==> flow/design.v <==
module DebounceFilter #(DEBOUNCE_LIMIT = 5000000)(
	input i_clk,
	input i_bouncy,
	output o_debounced);
	reg [$clog2(DEBOUNCE_LIMIT):0] r_count;
	reg r_state;
	always @(posedge i_clk)
	begin
		if (i_bouncy != r_state && r_count < DEBOUNCE_LIMIT - 1)
			r_count <= r_count + 1;
		else if (r_count == DEBOUNCE_LIMIT - 1)
		begin
			r_state <= i_bouncy;
			r_count <= 0;
		end
		else
			r_count <= 0;
	end
	assign o_debounced = r_state;
endmodule
module I2CDevice(
	input i_clk,
	input [3:0] i_sw,
	input i_scl,
	inout io_sda,
	output [7:0] o_led);
	localparam DEBOUNCE_LIMIT = 5000000;
	localparam SLAVE_ADDR = 7'h50;
	wire [3:0] w_sw;
	wire [7:0] w_rddata;
	StateMachineI2C state_inst(
	.i_clk(i_clk),
	.i_data(w_sw),
	.i_scl(i_scl),
	.i_addr(SLAVE_ADDR),
	.io_sda(io_sda),
	.o_rddata(w_rddata));
	DebounceFilter #(.DEBOUNCE_LIMIT(DEBOUNCE_LIMIT)) debounce_sw0(
		.i_clk(i_clk),
		.i_bouncy(i_sw[0]),
		.o_debounced(w_sw[0]));
	DebounceFilter #(.DEBOUNCE_LIMIT(DEBOUNCE_LIMIT)) debounce_sw1(
		.i_clk(i_clk),
		.i_bouncy(i_sw[1]),
		.o_debounced(w_sw[1]));
	DebounceFilter #(.DEBOUNCE_LIMIT(DEBOUNCE_LIMIT)) debounce_sw2(
		.i_clk(i_clk),
		.i_bouncy(i_sw[2]),
		.o_debounced(w_sw[2]));
	DebounceFilter #(.DEBOUNCE_LIMIT(DEBOUNCE_LIMIT)) debounce_sw3(
		.i_clk(i_clk),
		.i_bouncy(i_sw[3]),
		.o_debounced(w_sw[3]));
	assign o_led[0] = w_rddata[0];
	assign o_led[1] = w_rddata[1];
	assign o_led[2] = w_rddata[2];
	assign o_led[3] = w_rddata[3];
	assign o_led[4] = w_rddata[4];
	assign o_led[5] = w_rddata[5];
	assign o_led[6] = w_rddata[6];
	assign o_led[7] = w_rddata[7];
endmodule
module StateMachineI2C(
	input i_clk,
	input [7:0] i_data,
	input i_scl,
	input [6:0] i_addr,
	inout io_sda,
	output  [7:0] o_rddata);
	localparam IDLE = 3'd0;
	localparam SHIFT_ADDR = 3'd1;
	localparam ADDR_ACK = 3'd2;
	localparam DATA_RX = 3'd3;
	localparam RX_ACK = 3'd4;
	localparam DATA_TX = 3'd5;
	localparam TX_ACK = 3'd6;
	reg [2:0] r_state;
	reg [1:0] r_sda_sync, r_scl_sync;
	reg r_drive_en;
	reg r_sda_out;
	reg [3:0] r_count;
	reg [7:0] r_addr_read;
	reg r_acked;
	wire w_sda_fall = r_sda_sync[1] && !r_sda_sync[0] && r_scl_sync[1];
	wire w_sda_rise = !r_sda_sync[1] && r_sda_sync[0] && r_scl_sync[1];
	wire w_scl_rise = !r_scl_sync[1] && r_scl_sync[0];
	wire w_scl_fall = r_scl_sync[1] && !r_scl_sync[0];
	always @(posedge i_clk)
	begin
		if (w_sda_fall)
		begin
			r_state <= SHIFT_ADDR;
			r_drive_en <= 0;
			r_count <= 0;
			r_acked <= 0;
		end
		else if (w_sda_rise)
			r_state <= IDLE;
		else
		begin
			case (r_state)
			IDLE:
			begin
				r_drive_en <= 0;
				r_count <= 0;
				r_acked <= 0;
			end
			SHIFT_ADDR:
			begin
				if (r_count <= 3'd7)
				begin
					if (w_scl_rise)
					begin
						r_addr_read <= {r_addr_read[6:0], r_sda_sync[1]};
						r_count <= r_count + 1;
					end
				end
				else
				begin
					r_state <= ADDR_ACK;
					r_count <= 0;
				end
			end
			ADDR_ACK:
			begin
				if (w_scl_fall & !r_acked)
				begin
					r_acked <= 1'b1;
					if (i_addr == r_addr_read[7:1])
					begin
						r_drive_en <= 1'b1;
						r_sda_out <= 1'b0;
					end
					else
						r_state <= IDLE;
				end
				else if (w_scl_fall & r_acked)
				begin
					r_acked <= 1'b0;
					if (r_addr_read[0])
					begin
						r_drive_en <= 1'b1;
						r_state <= DATA_TX;
						r_sda_out <= i_data[7];
						r_count <= r_count + 1;
					end
					else
					begin
						r_state <= DATA_RX;
						r_drive_en <= 1'b0;
					end
				end
			end
			DATA_RX:
			begin
				if (r_count <= 7)
				begin
					if (w_scl_rise)
					begin
						r_count <= r_count + 1;
					end
				end
				else
				begin
					r_state <= RX_ACK;
					r_count <= 0;
				end
			end
			RX_ACK:
			begin
				if (w_scl_fall & !r_acked)
				begin
					r_acked <= 1'b1;
					r_drive_en <= 1'b1;
					r_sda_out <= 1'b0;
				end
				else if (w_scl_fall & r_acked)
				begin
					r_acked <= 1'b0;
					r_drive_en <= 1'b0;
					r_state <= DATA_RX;
				end
			end
			DATA_TX:
			begin
				if (w_scl_fall)
				begin
					if (r_count <= 3'd7)
					begin
						r_sda_out <= i_data[7 - r_count];
						r_count <= r_count + 1;
					end
					else
					begin
						r_count <= 0;
						r_drive_en <= 1'b0;
						r_state <= TX_ACK;
					end
				end
			end
			TX_ACK:
			begin
				if (w_scl_rise)
				begin
					if (!r_sda_sync[0])
					begin
						r_state <= DATA_TX;
						r_sda_out <= i_data[0];
						r_count <= r_count + 1;
					end
					else
						r_state <= IDLE;
				end
			end	
			default:
			begin
				r_state <= IDLE;
			end
			endcase	
		end
	end
	always @(posedge i_clk)
	begin
		r_sda_sync[0] <= io_sda;
		r_scl_sync[0] <= i_scl;
		r_sda_sync[1] <= r_sda_sync[0];
		r_scl_sync[1] <= r_scl_sync[0];
	end
	assign io_sda = r_drive_en ? r_sda_out : 1'bz;
	assign o_rddata = r_state;
endmodule	
# Tool chain data of I2CDevice

The steps from the RTL of I2CDevice to its reports follow in flow order.
Lines are those of the file above, counted from 1.
Operators: Yosys type, input widths -> output width; for muxes data width and select width s.
Library cell names are shortened.
The mark n/a stands for no value.

Design top: I2CDevice
Clock port: i_clk
Standard-cell library: sky130hd
Corner: tt_025C_1v80

# After elaboration

Yosys after proc, flatten, opt, wreduce and memory -nomap, before mapping. Memory bits, and registers merged into a memory's read port (data or address), are not among the register bits. Print and check cells are not counted.

Register bits after elaboration: 122
Input bits: 6
Output and inout bits: 9
Word-level cells: 162

Add/sub/neg operators: 6
$lt $le $gt $ge: 6
Equal/unequal tests: 44
Shifts and indexed selects: 1
Mux-type cells: 46
Bitwise operators: 9
Reduce/logical cells: 33

Operators with widths:

| kind                  | number |
| $add 24x1->24 const B | 4 |
| $lt 24x23->1 const B  | 4 |
| $eq 24x23->1 const B  | 4 |
| $mux 4                | 10 |
| $mux 3                | 12 |
| $shiftx 8x32->1       | 1 |
| $pmux 4 s6            | 1 |
| $ne 3x1->1 const B    | 7 |
| $pmux 3 s7            | 1 |
| $reduce_and 10->1     | 2 |
| $mux 1                | 19 |
| $ne 2x1->1 const B    | 8 |
| $ne 2x2->1 const B    | 6 |
| $ne 3x2->1 const B    | 4 |
| $reduce_and 11->1     | 1 |
| $logic_and 1x1->1     | 10 |
| $eq 3x3->1 const B    | 3 |
| $reduce_and 2->1      | 4 |
| $le 4x3->1 const B    | 2 |
| $reduce_bool 4->1     | 2 |
| $reduce_and 8->1      | 1 |
| $pmux 1 s4            | 2 |
| $not 1->1             | 7 |
| $eq 7x7->1 const A    | 1 |
| $reduce_and 7->1      | 1 |
| $eq 3x2->1 const B    | 2 |
| $ne 3x3->1 const B    | 2 |
| $reduce_bool 6->1     | 1 |

Not listed: further kinds 14, cells in them 23.

# Longest topological paths

Depth = most cells in a row (Yosys ltp): at word level without a register or memory, in the mapped netlist without a sequential cell, where the memories' decode and read muxes count.

Depth in word-level cells: 7
ABC_AREA: 0
Gate-level depth with buffers: 7
Gate-level depth less buffers: 6

# Mapped cells and area

Yosys stat after the flow's synthesis: flattened, memories mapped to cells. It holds for the ABC_AREA given above (unset counts as 0); a run with the other value may have another netlist.

Cells in the netlist: 628
Chip area (Yosys): 0.0056692 mm^2
Flip-flops: 121
Buffers: 20

Cells by type:

| cell type | number | area in all (um^2) |
| dfxtp_1   | 108    | 2.16E+03 |
| nor2_1    | 119    | 446.678 |
| edfxtp_1  | 13     | 390.374 |
| xnor2_1   | 42     | 367.853 |
| xor2_1    | 42     | 367.853 |
| nand2_1   | 47     | 176.419 |
| nand3_1   | 30     | 150.144 |
| and3_1    | 19     | 118.864 |
| nand4_1   | 15     | 93.84 |
| nor3_1    | 18     | 90.086 |
| a21oi_1   | 15     | 75.072 |
| ha_1      | 5      | 62.56 |
| nor4_1    | 10     | 62.56 |
| buf_6     | 5      | 56.304 |
| inv_1     | 15     | 56.304 |
| nor2b_1   | 9      | 56.304 |
| and4_1    | 6      | 52.55 |
| nand4b_1  | 6      | 52.55 |

Other cell types: 41; their cells: 104.
The figures by module come from a second, unflattened synthesis with its own total; it is not the netlist above.

Cell total of the unflattened synthesis: 694
Area total of the unflattened synthesis: 0.006236 mm^2

Rows give one instance, submodules left out.

Modules:

| module                                   | instances | cells | area (mm^2) | seq. area (mm^2) |
| DebounceFilter #(DEBOUNCE_LIMIT=5000000) | 4         | 138   | 0.0012262   | 0.0005105 |
| StateMachineI2C                          | 1         | 140   | 0.0013238   | 0.0005105 |
| I2CDevice                                | 1         | 2     | 0.0000075   | 0 |

# Path before layout

Source: OpenSTA report_checks on the synthesized netlist (no wires, ideal clock, input and output delay 20% of the period each), path of least setup slack; recovery checks are left aside. Register names are those of the netlist, which keeps one name where synthesis merged equal registers.

Path kind: flip-flop to flip-flop
Start point: register state_inst.r_state[0]
End point: register state_inst.r_addr_read[0]
Clock period: 2.17 ns
Launch time at the first pin: 0.000 ns
Arrival time: 1.463 ns
Required time: 1.785 ns
Path slack: 0.322 ns
Delay of the path: 1.848 ns
Stages on the path: 4
Path buffers: 1
Period reached after synthesis: 1.848 ns

"delay of the path" = arrival - input delay + setup time.
"stages on the path": output pins that drive a net of the path, with the launching flip-flop's if there is one; two outputs of one cell count as two.
"period reached after synthesis" = period - worst setup slack (recovery checks aside). The figure is calculated, with input and output delays left at 20% of the set period.
The rows between start and end are the longest chain of elaborated cells between them; the timing report does not say that the signal goes this way. Where chains are equally long, one stands for them.
A line is the first line of the expression or statement that the cell stems from. Yosys adds cells for indexed reads and writes and turns some case tables into memories.
At most two assigning lines are given for a register; there are more.

Cell sequence: dfxtp_1 -> buf_2 -> nor3b_1 -> nor3b_1
Length of the longest elaborated chain: 2

Ends and longest elaborated chain, post-synthesis:

| item             | line | RTL |
| start, declared  | 77   | `reg [2:0] r_state;` |
| start, assigned  | 92   | `r_state <= SHIFT_ADDR;` |
| start, assigned  | 98   | `r_state <= IDLE;` |
| $eq 3x1->1       | 101  | `case (r_state)` |
| $reduce_and 5->1 | n/a  |  |
| end, assigned    | 114  | `r_addr_read <= {r_addr_read[6:0], r_sda_sync[1]};` |
| end, declared    | 82   | `reg [7:0] r_addr_read;` |

# Worst path after layout

Path of least setup slack in the final report of job 1 (OpenROAD, finished layout, wires in). Where an end is a register, its clock arrival counts in the times.

Path kind: flip-flop to output port
Start point: register state_inst.r_state[0]
End point: output o_led[0]
Clock period: 2.37 ns
External output delay: 0.47 ns
Launch time at the first pin: 0.41 ns
Arrival time: 1.61 ns
Required time: 1.90 ns
Path slack: 0.29 ns
Stages on the path: 2
Path buffers: 1

At most two assigning lines are given for a register; there are more.

Cell sequence: dfxtp_1 -> clkdlybuf4s50_1
Length of the longest elaborated chain: 0

Ends and longest elaborated chain, post-layout:

| item            | line | RTL |
| start, declared | 77   | `reg [2:0] r_state;` |
| start, assigned | 92   | `r_state <= SHIFT_ADDR;` |
| start, assigned | 98   | `r_state <= IDLE;` |
| end, declared   | 26   | `output [7:0] o_led);` |

FLOW RESULTS
============

Measured results for I2CDevice: 2 stored runs of the Yosys and OpenROAD flow on sky130hd. The settings differ; the order carries no meaning. The constraints put input and output delay at 20% of the set period each and load the outputs with 0.01 pF.
"period reached" means the clock period less the worst setup slack. The figure is calculated, with input and output delays left at 20% of the set period.
Among the settings, -- means not set for that run.
Among the results, -- means that no value is shown for the run.

| item                                      | job 1     | job 2 |
| period_ns                                 | 2.37      | 2.26  |
| CORE_UTILIZATION                          | 29        | 67    |
| PLACE_DENSITY_LB_ADDON                    | 0.23      | --    |
| GPL_ROUTABILITY_DRIVEN                    | 0         | --    |
| CTS_CLUSTER_SIZE                          | 59        | --    |
| CTS_CLUSTER_DIAMETER                      | 91        | --    |
| CAP_MARGIN                                | 0         | 15    |
| MAX_ROUTING_LAYER                         | met5      | --    |
| CORE_MARGIN                               | 2         | 2     |
| SLEW_MARGIN                               | 20        | 20    |
| PLACE_DENSITY                             | --        | 0.86  |
| HOLD_SLACK_MARGIN                         | --        | 0.06  |
| CELL_PAD_IN_SITES_GLOBAL_PLACEMENT        | --        | 2     |
| CELL_PAD_IN_SITES_DETAIL_PLACEMENT        | --        | 2     |
| TNS_END_PERCENT                           | --        | 70    |
| ABC_AREA                                  | --        | 1     |
| utilization of the finished layout (%)    | 34.5      | --    |
| overall die area (mm^2)                   | 0.0206828 | --    |
| total negative slack on setup checks (ns) | 0.000     | --    |
| standard-cell area after layout (mm^2)    | 0.0066639 | --    |
| period reached (ns)                       | 2.079     | --    |
| worst setup slack after layout (ns)       | 0.291     | --    |
| worst hold slack in the final report (ns) | 0.087     | --    |
| netlist area reported by Yosys (mm^2)     | 0.0056692 | --    |

Job 2: stopped before the end: placement reported GPL-0301
